==> flow/design.v <==
module max_computer
#(
   parameter INP_BW = 8
)
(
   input wire               i_clk            ,
   input wire               reset_n          ,
   input wire               i_start_p        ,
   input wire               i_rdy            ,
   input wire [INP_BW-1:0]  i_rdata          ,
   output wire              o_rd             ,
   output reg               o_vld_p          ,
   output reg [INP_BW-1:0] o_max_val
);
wire  end_of_max_comp; 
wire              input_val          ;
wire              enable_max_comp    ;
wire              wait_for_i_start_p ;
wire [7:0]        next_inp_counter   ;
wire [INP_BW-1:0] max_w;
wire              compare_out;
reg               input_val_dly;
reg [7:0]         input_counter;
reg [INP_BW-1:0]  input_reg;
reg [INP_BW-1:0]  input_curr;
reg [INP_BW-1:0]  input_prev;
assign end_of_max_comp  = (input_counter == 8'd255);
assign next_inp_counter = end_of_max_comp ? 8'd0: input_counter +8'd1;
assign o_rd = enable_max_comp;
always @(posedge i_clk or negedge reset_n)begin
   if(!reset_n)begin
      input_val          <= 1'b0;
      enable_max_comp    <= 1'b0;
      wait_for_i_start_p <= 1'b1;
      input_reg          <= {{INP_BW}{1'b0}};
   end else begin
      if(i_start_p & (wait_for_i_start_p)) begin
	 enable_max_comp    <= 1'b1;
         wait_for_i_start_p <= 1'b0;
      end
      if(end_of_max_comp)begin
	 enable_max_comp    <= 1'b0;
	 wait_for_i_start_p <= 1'b1;
      end
      if(i_rdy) begin
	 input_reg <= i_rdata;
      end
      input_val <= i_rdy;
   end
end
assign compare_out = (input_curr > input_prev);
assign max_w       = compare_out ? input_curr : 
                                   input_prev ;
always @(posedge i_clk or negedge reset_n)begin
   if(!reset_n)begin
      input_counter <= 8'd0 ;
      input_curr    <= {{INP_BW}{1'b0}};
      input_prev    <= {{INP_BW}{1'b0}};
   end else begin
      input_val_dly <= input_val;
      o_vld_p       <= input_val_dly & end_of_max_comp & enable_max_comp;
      if(i_start_p) begin
	 input_counter <= 8'd0 ;
	 input_curr    <= {{INP_BW}{1'b0}};
	 input_prev    <= {{INP_BW}{1'b0}};
      end
      if(input_val) begin
	 input_counter <= next_inp_counter ;
	 input_curr <= input_reg;
	 input_prev <= input_curr;
      end
      if(input_val_dly)begin
	 o_max_val <= max_w;
      end
   end
end
endmodule 
### Tool chain data of max_computer

Tool output for the design above, in the order of the flow.
Lines are those of the file above, counted from 1.
Cell names lack the library's common part.
Not given: --

* design top: max_computer
* clock: i_clk
* library: sky130hd
* corner: tt_025C_1v80

### Word level

Counts by Yosys on the flattened word-level netlist (proc, flatten, opt, wreduce; memories kept). Register bits leave out memories and registers merged into their read ports (data or address). Print and check cells are left out. Cells with the same type and inputs are merged into one.

* $add $sub $neg: 1
* magnitude comparators: 1
* equal/unequal tests: 1
* muxes and demuxes: 10
* bitwise logic cells: 3
* reductions and logical operators: 3

Operators by type and width (count)
* 8-bit two-way mux: 6
* 8-bit by 1-bit adder with 8-bit output (second input constant): 1
* 8-bit > comparator: 1
* 8-bit == test (second input constant): 1
* 2-bit nonzero test: 2
* 1-bit two-way mux: 4
* 1-bit bitwise AND: 3
* 2-bit AND reduction: 1

* register bits: 45
* input port bits: 12
* output and inout bits: 10
* elaborated cells: 29

### Logic depth

Yosys ltp: most cells in a row. Word level: on the elaborated netlist, between registers, memories and ports. Mapped: between sequential cells and ports; inverters and the memories' decode and read muxes count.

* depth after elaboration: 3
* ABC_AREA: 0
* mapped depth: 8
* mapped depth without buffers: 6

### After synthesis

Yosys stat after the flow's synthesis: flattened, memories mapped to cells. It holds for the ABC_AREA given above (unset counts as 0); a run with the other value may have another netlist.
The area totals of this step are shown rounded.

* cells in the netlist: 228
* synthesis area: 2346 µm²
* sequential area: 1177 µm²
* flip-flop cells: 45
* buffers: 15

Cell types
* dfrtp_1: count 34, total area 850.816 µm²
* edfxtp_1: count 10, total area 300.288 µm²
* a211oi_2: count 9, total area 112.608 µm²
* ha_1: count 9, total area 112.608 µm²
* nand2_1: count 29, total area 108.854 µm²
* mux2_2: count 8, total area 90.086 µm²
* o22ai_1: count 12, total area 75.072 µm²
* nor4b_1: count 8, total area 70.067 µm²
* o31ai_1: count 9, total area 67.565 µm²
* nand2b_1: count 9, total area 56.304 µm²
* nor2_1: count 14, total area 52.55 µm²
* o21ai_0: count 10, total area 50.048 µm²
* inv_1: count 13, total area 48.797 µm²
* nor3_1: count 9, total area 45.043 µm²
* clkbuf_1: count 10, total area 37.536 µm²
* and3_1: count 5, total area 31.28 µm²
* a22o_1: count 3, total area 26.275 µm²
* dfstp_2: count 1, total area 26.275 µm²

Other cell types: 17; their cells: 26.

### Path before layout

Source: OpenSTA report_checks on the synthesized netlist (no wires, ideal clock, input and output delay 20% of the period each), path of least setup slack; recovery checks are left aside. Register names are those of the netlist, which keeps one name where synthesis merged equal registers.

* path kind: flip-flop to flip-flop
* from: register input_curr[1]
* to: register o_max_val[0]
* period: 1.99 ns
* library setup time: 0.158 ns
* launch time at the first pin: 0.000 ns
* arrival time: 1.910 ns
* data required time: 1.832 ns
* slack: -0.079 ns
* path delay: 2.068 ns
* stages: 8
* path buffers: 2
* synthesis period reached: 2.069 ns

"path delay" is the arrival time less input delay plus setup time.
"stages" counts driving pins, that of a launching flip-flop among them; a cell with two outputs on the path counts twice.
"synthesis period reached" = period - worst setup slack (recovery checks aside). The figure is calculated, with input and output delays left at 20% of the set period.
The rows between start and end are the longest chain of elaborated cells between them; the timing report does not say that the signal goes this way. Where chains are equally long, one stands for them.
A line is the first line of the expression or statement that the cell stems from. Yosys adds cells for indexed reads and writes and turns some case tables into memories.
At most two assigning lines are given for a register; there are more.

* cells stage by stage: dfrtp_1 > ha_1 > nor2b_1 > o211a_1 > buf_6 > or4_4 > buf_6 > a211oi_2
* cells in the longest elaborated chain: 2
* elaborated cells between the ends (all ways): 2
* RTL lines with such cells: 2
* those cells by class: compare: 1; mux: 1

RTL lines, path after synthesis
* start, declared: RTL line 25 `reg [INP_BW-1:0]  input_curr;`
* start, assigned: RTL line 57 `input_curr    <= {{INP_BW}{1'b0}};`
* start, assigned: RTL line 64 `input_curr <= {{INP_BW}{1'b0}};`
* 8-bit > comparator: RTL line 51 `assign compare_out = (input_curr > input_prev);`
* 8-bit two-way mux: RTL line 52 `assign max_w       = compare_out ? input_curr :`
* end, assigned: RTL line 73 `o_max_val <= max_w;`
* end, declared: RTL line 13 `output reg [INP_BW-1:0] o_max_val`

### Path in the finished layout

Path of least setup slack in the final report of entry A (OpenROAD, finished layout, wires in). Where an end is a register, its clock arrival counts in the times.

* path kind: flip-flop to flip-flop
* from: register input_prev[1]
* to: register o_max_val[1]
* period: 2.44 ns
* library setup time: 0.16 ns
* launch time at the first pin: 0.30 ns
* arrival time: 2.35 ns
* data required time: 2.58 ns
* slack: 0.23 ns
* stages: 9
* path buffers: 2

The rows between start and end are the longest chain of elaborated cells between them; the timing report does not say that the signal goes this way. Where chains are equally long, one stands for them.
At most two assigning lines are given for a register; there are more.

* cells stage by stage: dfrtp_1 > inv_1 > ha_1 > nor2b_1 > o211a_1 > buf_6 > or4_4 > buf_6 > a211oi_2
* cells in the longest elaborated chain: 2
* elaborated cells between the ends (all ways): 2
* RTL lines with such cells: 2
* those cells by class: compare: 1; mux: 1

RTL lines, path post-layout
* start, declared: RTL line 26 `reg [INP_BW-1:0]  input_prev;`
* start, assigned: RTL line 58 `input_prev    <= {{INP_BW}{1'b0}};`
* start, assigned: RTL line 65 `input_prev <= {{INP_BW}{1'b0}};`
* 8-bit > comparator: RTL line 51 `assign compare_out = (input_curr > input_prev);`
* 8-bit two-way mux: RTL line 52 `assign max_w       = compare_out ? input_curr :`
* end, assigned: RTL line 73 `o_max_val <= max_w;`
* end, declared: RTL line 13 `output reg [INP_BW-1:0] o_max_val`

==> runs of max_computer <==
2 stored runs of max_computer in the flow (synthesis by Yosys, layout by OpenROAD, sky130hd cells), in arbitrary order. Constraints: input delay and output delay 20% of the set period each, output load 0.01 pF.
By "reached clock period" is meant the clock period of the run minus its worst setup slack. This is arithmetic on one report: input and output delays are still those of the set period (20% each).
"total power after layout" is the tool's figure for a default switching activity; nothing was simulated.
Results are given in rounded form.

### Entry A

Settings: `period_ns=2.44`, `CORE_UTILIZATION=61`, `PLACE_DENSITY_LB_ADDON=0.11`, `TNS_END_PERCENT=35`, `GPL_TIMING_DRIVEN=0`, `GPL_ROUTABILITY_DRIVEN=1`, `CTS_CLUSTER_SIZE=76`, `MAX_ROUTING_LAYER=met5`, `CAP_MARGIN=20`, `CORE_MARGIN=2`, `SLEW_MARGIN=20`

- Synthesis area: 2346 µm²
- Full die area: 4358 µm²
- Standard-cell area of the final layout: 2725 µm²
- Lowest setup slack: 0.231 ns
- Total power after layout: 1.919 mW
- Reached clock period: 2.209 ns

### Entry B

Settings: `period_ns=1.78`, `CORE_UTILIZATION=54`, `SETUP_SLACK_MARGIN=0.17`, `PLACE_DENSITY_LB_ADDON=0.18`, `CORE_ASPECT_RATIO=1.03`, `CELL_PAD_IN_SITES_GLOBAL_PLACEMENT=2`, `CELL_PAD_IN_SITES_DETAIL_PLACEMENT=0`, `TNS_END_PERCENT=95`, `ABC_AREA=0`, `GPL_TIMING_DRIVEN=0`, `CTS_CLUSTER_DIAMETER=360`, `CAP_MARGIN=20`, `CORE_MARGIN=2`, `SLEW_MARGIN=20`

Unfinished; error FLW-0024 in placement.
