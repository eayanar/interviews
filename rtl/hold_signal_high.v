==> flow/design.v <==
module hold_signal_high
#( parameter COUNT_BW = 10
)
(
   input wire                 clock             ,
   input wire                 reset_n           ,
   input wire                 signal_in         ,
   input wire [COUNT_BW-1:0]  cfg_extent_counter,
   output wire                signal_out
);
localparam FIND_POSEDGE = 2'd0;
localparam FIND_NEGEDGE = 2'd1;
localparam EXTN_NEGEDGE = 2'd2;
wire                posedge_signal_in    ;
wire                negedge_signal_in    ;
wire                signal_out_w          ;
wire [COUNT_BW-1:0] next_ext_counter     ;
wire [COUNT_BW-1:0] count_limit          ;
wire                count_limit_reached  ;
wire                cfg_count_equals_one  ;
reg                          signal_in_dly      ;
reg                          ext_signal         ;
reg     [1:0]                curr_state         ;
reg                          enable_ext_counter ;
reg     [COUNT_BW-1:0]       ext_counter        ;
assign posedge_signal_in =  signal_in & ~signal_in_dly;
assign negedge_signal_in = ~signal_in &  signal_in_dly;
assign signal_out_w        =  ext_signal | posedge_signal_in;  
assign signal_out = ~(|cfg_extent_counter) ? signal_in : signal_out_w;
always @(posedge clock or negedge reset_n) begin
   if(!reset_n)begin
      signal_in_dly <= 1'b0     ;
   end else begin
      signal_in_dly <= signal_in;
   end
end
assign count_limit          = cfg_extent_counter - {{{COUNT_BW-2}{1'b0}},2'b10}; 
assign count_limit_reached  = (ext_counter == count_limit);
assign cfg_count_equals_one =  (~|(cfg_extent_counter[COUNT_BW-1:1])) & cfg_extent_counter[0];
assign next_ext_counter     = (count_limit_reached) ? {{{COUNT_BW-1}{1'b0}},1'b0}:ext_counter + {{{COUNT_BW-1}{1'b0}},1'b1}; 
always @(posedge clock or negedge reset_n) begin
   if(!reset_n)begin
      ext_signal         <= 1'b0;
      curr_state         <= FIND_POSEDGE;
      enable_ext_counter <= 1'b0;
      initialize_counter <= 1'b0;
      ext_counter        <= {{COUNT_BW}{1'b0}};
   end else begin
      case(curr_state)
	 FIND_POSEDGE:begin
                            ext_counter  <= {{COUNT_BW}{1'b0}};
	                    if(posedge_signal_in)begin
			       ext_signal <= 1'b1;
			       curr_state <= FIND_NEGEDGE;
			    end else begin
			       ext_signal <= 1'b0;
			    end
	              end
	 FIND_NEGEDGE:begin
	                    if(negedge_signal_in) begin
			       if(cfg_count_equals_one) begin  
	                          curr_state <= FIND_POSEDGE;
	                          ext_signal <= 1'b0;
			      end else begin
			          curr_state         <= EXTN_NEGEDGE;
			          enable_ext_counter <= 1'b1;
				  ext_counter        <= {{COUNT_BW}{1'b0}};  
			       end
			    end
		      end
         EXTN_NEGEDGE:begin
			    if(enable_ext_counter) begin
			       ext_counter <= next_ext_counter;
			    end
	                    if(enable_ext_counter) begin
			       if(posedge_signal_in) begin     
	                          curr_state <= FIND_NEGEDGE;                                                
	                          ext_signal <= 1'b1;          
			          enable_ext_counter <= 1'b1;  
			       end else begin
				  if(count_limit_reached) begin
			            curr_state <= FIND_POSEDGE;
			            ext_signal <= 1'b0;
			            enable_ext_counter <= 1'b0;
			          end
			       end
			    end
		      end
         default     :begin 
	                       curr_state <= FIND_POSEDGE;
	                       ext_signal <= 1'b0;
		      end
      endcase
   end
end
endmodule
# From RTL to reports: hold_signal_high

Tool output for the design above, in the order of the flow.
Lines are those of the file above, counted from 1.
Operators carry their Yosys type and port widths (W data, S select, Z words).
Cell names lack the library's common part.
The mark - stands for no value.

Top: hold_signal_high
Clock: clock
Cell library: sky130hd
Timing corner: tt_025C_1v80

# After elaboration

Yosys after proc, flatten, opt, wreduce and memory -nomap, before mapping. Memory bits, and registers merged into a memory's read port (data or address), are not among the register bits. Print and check cells are not counted. Equal cells are merged and count once.

Memory cells: 0
Memory bits (writable): 0
Register bits: 15
Input bits: 13
Word width x clocked read ports: 0
Word-level cells: 58
Latch bits: 0
ROM bits: 0
Output and inout bits: 1

Add/sub/neg operators: 2
Divide/modulo/power cells: 0
Bitwise gates (word level): 6
Shifts and indexed selects: 0
$lt $le $gt $ge: 0
Equality and inequality tests: 9
Multiply operators: 0
Reduce/logical cells: 10
Multiplexer cells: 26

Operators with widths:

| kind                    | number |
| $mux W10                | 4 |
| $pmux W10 S3            | 1 |
| $reduce_and A4 Y1       | 3 |
| $mux W1                 | 12 |
| $mux W2                 | 6 |
| $add A10 B1 Y10 const B | 1 |
| $eq A10 B10 Y1          | 1 |
| $sub A10 B2 Y10 const B | 1 |
| $reduce_or A10 Y1       | 1 |
| $ne A2 B2 Y1 const B    | 5 |
| $reduce_or A9 Y1        | 1 |
| $pmux W2 S3             | 1 |
| $and A1 B1 Y1           | 3 |
| $ne A3 B3 Y1 const B    | 1 |
| $reduce_and A3 Y1       | 1 |
| $reduce_bool A3 Y1      | 1 |
| $pmux W1 S3             | 1 |
| $not A1 Y1              | 2 |
| $eq A2 B1 Y1 const B    | 1 |
| $eq A2 B2 Y1 const B    | 1 |
| $logic_not A2 Y1        | 1 |
| $reduce_bool A2 Y1      | 1 |
| $pmux W1 S2             | 1 |
| $or A1 B1 Y1            | 1 |
| $logic_not A1 Y1        | 1 |

# Longest topological paths

Longest topological path by Yosys (ltp), each cell counted once; first at word level (registers and memories cut), then after technology mapping (sequential cells cut; the memories' decode and read muxes count).

Depth in word-level cells: 6
ABC_AREA: 0
Gate-level depth with buffers: 9
Depth with buffers taken out: 8

# Netlist

Yosys stat after the flow's synthesis: flattened, memories mapped to cells. It holds for the ABC_AREA given above (unset counts as 0); a run with the other value may have another netlist.

Cells by type:

| cell     | number | total area (µm²) |
| dfrtp_1  | 15     | 375.36 |
| nand2_1  | 15     | 56.304 |
| xnor2_1  | 6      | 52.55 |
| o31ai_2  | 4      | 50.048 |
| a22oi_1  | 5      | 37.536 |
| nand3_1  | 7      | 35.034 |
| xor2_1   | 4      | 35.034 |
| nor2_1   | 9      | 33.782 |
| and3_1   | 5      | 31.28 |
| or2_2    | 5      | 31.28 |
| o211ai_1 | 4      | 30.029 |
| o21ai_0  | 6      | 30.029 |
| dfstp_2  | 1      | 26.275 |
| o311ai_4 | 1      | 26.275 |
| ha_1     | 2      | 25.024 |
| nand2b_1 | 4      | 25.024 |
| nor2b_1  | 4      | 25.024 |
| nor4b_4  | 1      | 23.773 |

Not listed: further types 29, cells in them 44.

Chip area (Yosys): 1266.2 µm²
Buffer cells: 4
Flip-flops: 16
Sequential part of the area: 401.6 µm²
Standard cells after synthesis: 142

# Path before layout

OpenSTA on the mapped netlist: ideal clock, no wires. The path of least setup slack (recovery checks aside). Input and output delay are each 20% of the period. Register names are those of the netlist, which keeps one name where synthesis merged equal registers.

Kind: input port to flip-flop
Start point: input cfg_extent_counter[1]
End point: register ext_counter[4]
Library setup time: 0.099 ns
Arrival: 2.397 ns
Path delay: 1.920 ns
Input delay: 0.576 ns
Clock period: 2.88 ns
Launch time at the first pin: 0.576 ns
Data required time: 2.781 ns
Path buffers: 1
Stages on the path: 9
Setup slack: 0.384 ns
Synthesis period reached: 2.496 ns

"path delay" = arrival - input delay + setup time.
"stages on the path" counts driving pins, that of a launching flip-flop among them; a cell with two outputs on the path counts twice.
"synthesis period reached" is the clock period less the worst setup slack; recovery checks do not enter. This is arithmetic on one report: input and output delays are still those of the set period (20% each).
Between the ends stands the longest chain of elaborated cells between them, by number of cells; it is not shown to be the way that was timed. Of several equally long chains one is given.
A line is the first line of the expression or statement that the cell stems from. Yosys adds cells for indexed reads and writes and turns some case tables into memories.
A register here has more assigning lines than the two given.

Path through: inv_1 -> ha_1 -> nor4b_4 -> o21ai_1 -> a32o_1 -> o2111ai_2 -> or3b_1 -> buf_6 -> o311ai_4
Length of the longest elaborated chain: 6
Elaborated cells between the ends (all ways): 12
Source lines of those cells: 8
Those cells by class: add/sub: 1; eq/ne: 2; mux: 5; logic: 1; reduce/logical: 3

RTL lines, path after synthesis:

| what             | RTL line | source |
| start, declared  | 8        | `input wire [COUNT_BW-1:0]  cfg_extent_counter,` |
| $reduce_or A9 Y1 | 39       | `assign cfg_count_equals_one =  (~\|(cfg_extent_counter[COUNT_BW-1:1])) & cfg_extent_counter[0];` |
| $logic_not A1 Y1 | 39       |  |
| $and A1 B1 Y1    | 39       |  |
| $mux W10         | 61       | `if(cfg_count_equals_one) begin` |
| $mux W10         | 60       | `if(negedge_signal_in) begin` |
| $pmux W10 S3     | 49       | `case(curr_state)` |
| end, assigned    | 47       | `ext_counter        <= {{COUNT_BW}{1'b0}};` |
| end, assigned    | 51       | `ext_counter  <= {{COUNT_BW}{1'b0}};` |
| end, declared    | 25       | `reg     [COUNT_BW-1:0]       ext_counter        ;` |

# Path in the finished layout

From the final timing report of record 1: the path of least setup slack in the routed layout; clock arrival at registers is part of the times.

Kind: input port to output port
Start point: input cfg_extent_counter[3]
End point: output signal_out
Input delay: 0.82 ns
Path buffers: 2
Clock period: 4.11 ns
Arrival: 2.93 ns
Stages on the path: 7
Launch time at the first pin: 0.82 ns
Data required time: 3.29 ns
Setup slack: 0.36 ns
External output delay: 0.82 ns

Between the ends stands the longest chain of elaborated cells between them, by number of cells; it is not shown to be the way that was timed. Of several equally long chains one is given.

Path through: clkdlybuf4s50_1 -> nor4_2 -> and3_1 -> nand3b_1 -> nand2_1 -> a22o_1 -> clkdlybuf4s50_1
Length of the longest elaborated chain: 2
Elaborated cells between the ends (all ways): 2
Source lines of those cells: 1
Those cells by class: mux: 1; reduce/logical: 1

RTL lines, path after layout:

| what              | RTL line | source |
| start, declared   | 8        | `input wire [COUNT_BW-1:0]  cfg_extent_counter,` |
| $reduce_or A10 Y1 | 29       | `assign signal_out = ~(\|cfg_extent_counter) ? signal_in : signal_out_w;` |
| $mux W1           | 29       |  |
| end, declared     | 9        | `output wire                signal_out` |

Memo
Re: implementation data of hold_signal_high

Top module hold_signal_high; platform sky130hd; tools Yosys and OpenROAD; 2 stored runs in no particular order. Input and output delays are each 20% of the period that was set; the output load is 0.01 pF.
"achieved clock period" is the run's clock period less its worst setup slack. It is reckoned from that one timing run; input and output delays stay at 20% of the period that was set.
"critical setup path time" is the time allowed to the run's worst setup path (the clock period less input and output delay, where it has them) less its slack. Clock arrival times count: a late capture clock shortens it, a late launch clock lengthens it.
"overall power": no workload was simulated; the value follows from the tool's default switching activity.

## Record 1

==> flow/run.sh <==
#!/bin/bash
# the make line also repeats the synthesis and layout settings of config.mk as NAME=value (left out here)
make -C /OpenROAD-flow-scripts/flow DESIGN_CONFIG=/design/flow/config.mk WORK_HOME=/design/flow/orfs CLKGATE_MAP_FILE= finish
==> flow/config.mk <==
export PLATFORM = sky130hd
export DESIGN_NAME = hold_signal_high
export DESIGN_NICKNAME = hold_signal_high
export VERILOG_FILES = /design/flow/design.v
export SDC_FILE = /design/flow/constraint.sdc
export NUM_CORES = 4
export LEC_CHECK = 0
export CAP_MARGIN = 20
export CORE_ASPECT_RATIO = 1.11
export CORE_MARGIN = 2
export CORE_UTILIZATION = 38
export GPL_TIMING_DRIVEN = 0
export MIN_ROUTING_LAYER = met2
export PLACE_DENSITY = 0.82
export SETUP_SLACK_MARGIN = -0.3
export SLEW_MARGIN = 25
export TNS_END_PERCENT = 45
==> flow/constraint.sdc <==
create_clock -name core_clock -period 4.11 [get_ports {clock}]
set_input_delay 0.8220 -clock core_clock [delete_from_list [all_inputs] [get_ports {clock}]]
set_output_delay 0.8220 -clock core_clock [all_outputs]
set_load 0.01 [all_outputs]

| result of record 1 | value |
|---|---|
| post-synthesis cell area | 1266.2 µm² |
| die outline area | 3810.5 µm² |
| standard-cell area after routing | 1467.7 µm² |
| setup slack of the worst path | 0.360 ns |
| overall power | 304.2 µW |
| achieved clock period | 3.750 ns |
| critical setup path time | 2.11 ns |
| worst path kind | input port to output port |

## Record 2

==> flow/run.sh <==
#!/bin/bash
# the make line also repeats the synthesis and layout settings of config.mk as NAME=value (left out here)
make -C /OpenROAD-flow-scripts/flow DESIGN_CONFIG=/design/flow/config.mk WORK_HOME=/design/flow/orfs CLKGATE_MAP_FILE= finish
==> flow/config.mk <==
export PLATFORM = sky130hd
export DESIGN_NAME = hold_signal_high
export DESIGN_NICKNAME = hold_signal_high
export VERILOG_FILES = /design/flow/design.v
export SDC_FILE = /design/flow/constraint.sdc
export NUM_CORES = 4
export LEC_CHECK = 0
export CAP_MARGIN = 30
export CELL_PAD_IN_SITES_GLOBAL_PLACEMENT = 2
export CORE_MARGIN = 2
export CORE_UTILIZATION = 15
export CTS_CLUSTER_SIZE = 59
export GPL_TIMING_DRIVEN = 1
export HOLD_SLACK_MARGIN = 0.25
export MAX_ROUTING_LAYER = met4
export PLACE_DENSITY_LB_ADDON = 0.15
export SLEW_MARGIN = 20
==> flow/constraint.sdc <==
create_clock -name core_clock -period 3.8 [get_ports {clock}]
set_input_delay 0.7600 -clock core_clock [delete_from_list [all_inputs] [get_ports {clock}]]
set_output_delay 0.7600 -clock core_clock [all_outputs]
set_load 0.01 [all_outputs]

| result of record 2 | value |
|---|---|
| post-synthesis cell area | 1266.2 µm² |
| die outline area | 9192.0 µm² |
| standard-cell area after routing | 1595.3 µm² |
| setup slack of the worst path | 0.170 ns |
| overall power | 363 µW |
| achieved clock period | 3.630 ns |
| critical setup path time | 2.11 ns |
| worst path kind | input port to output port |
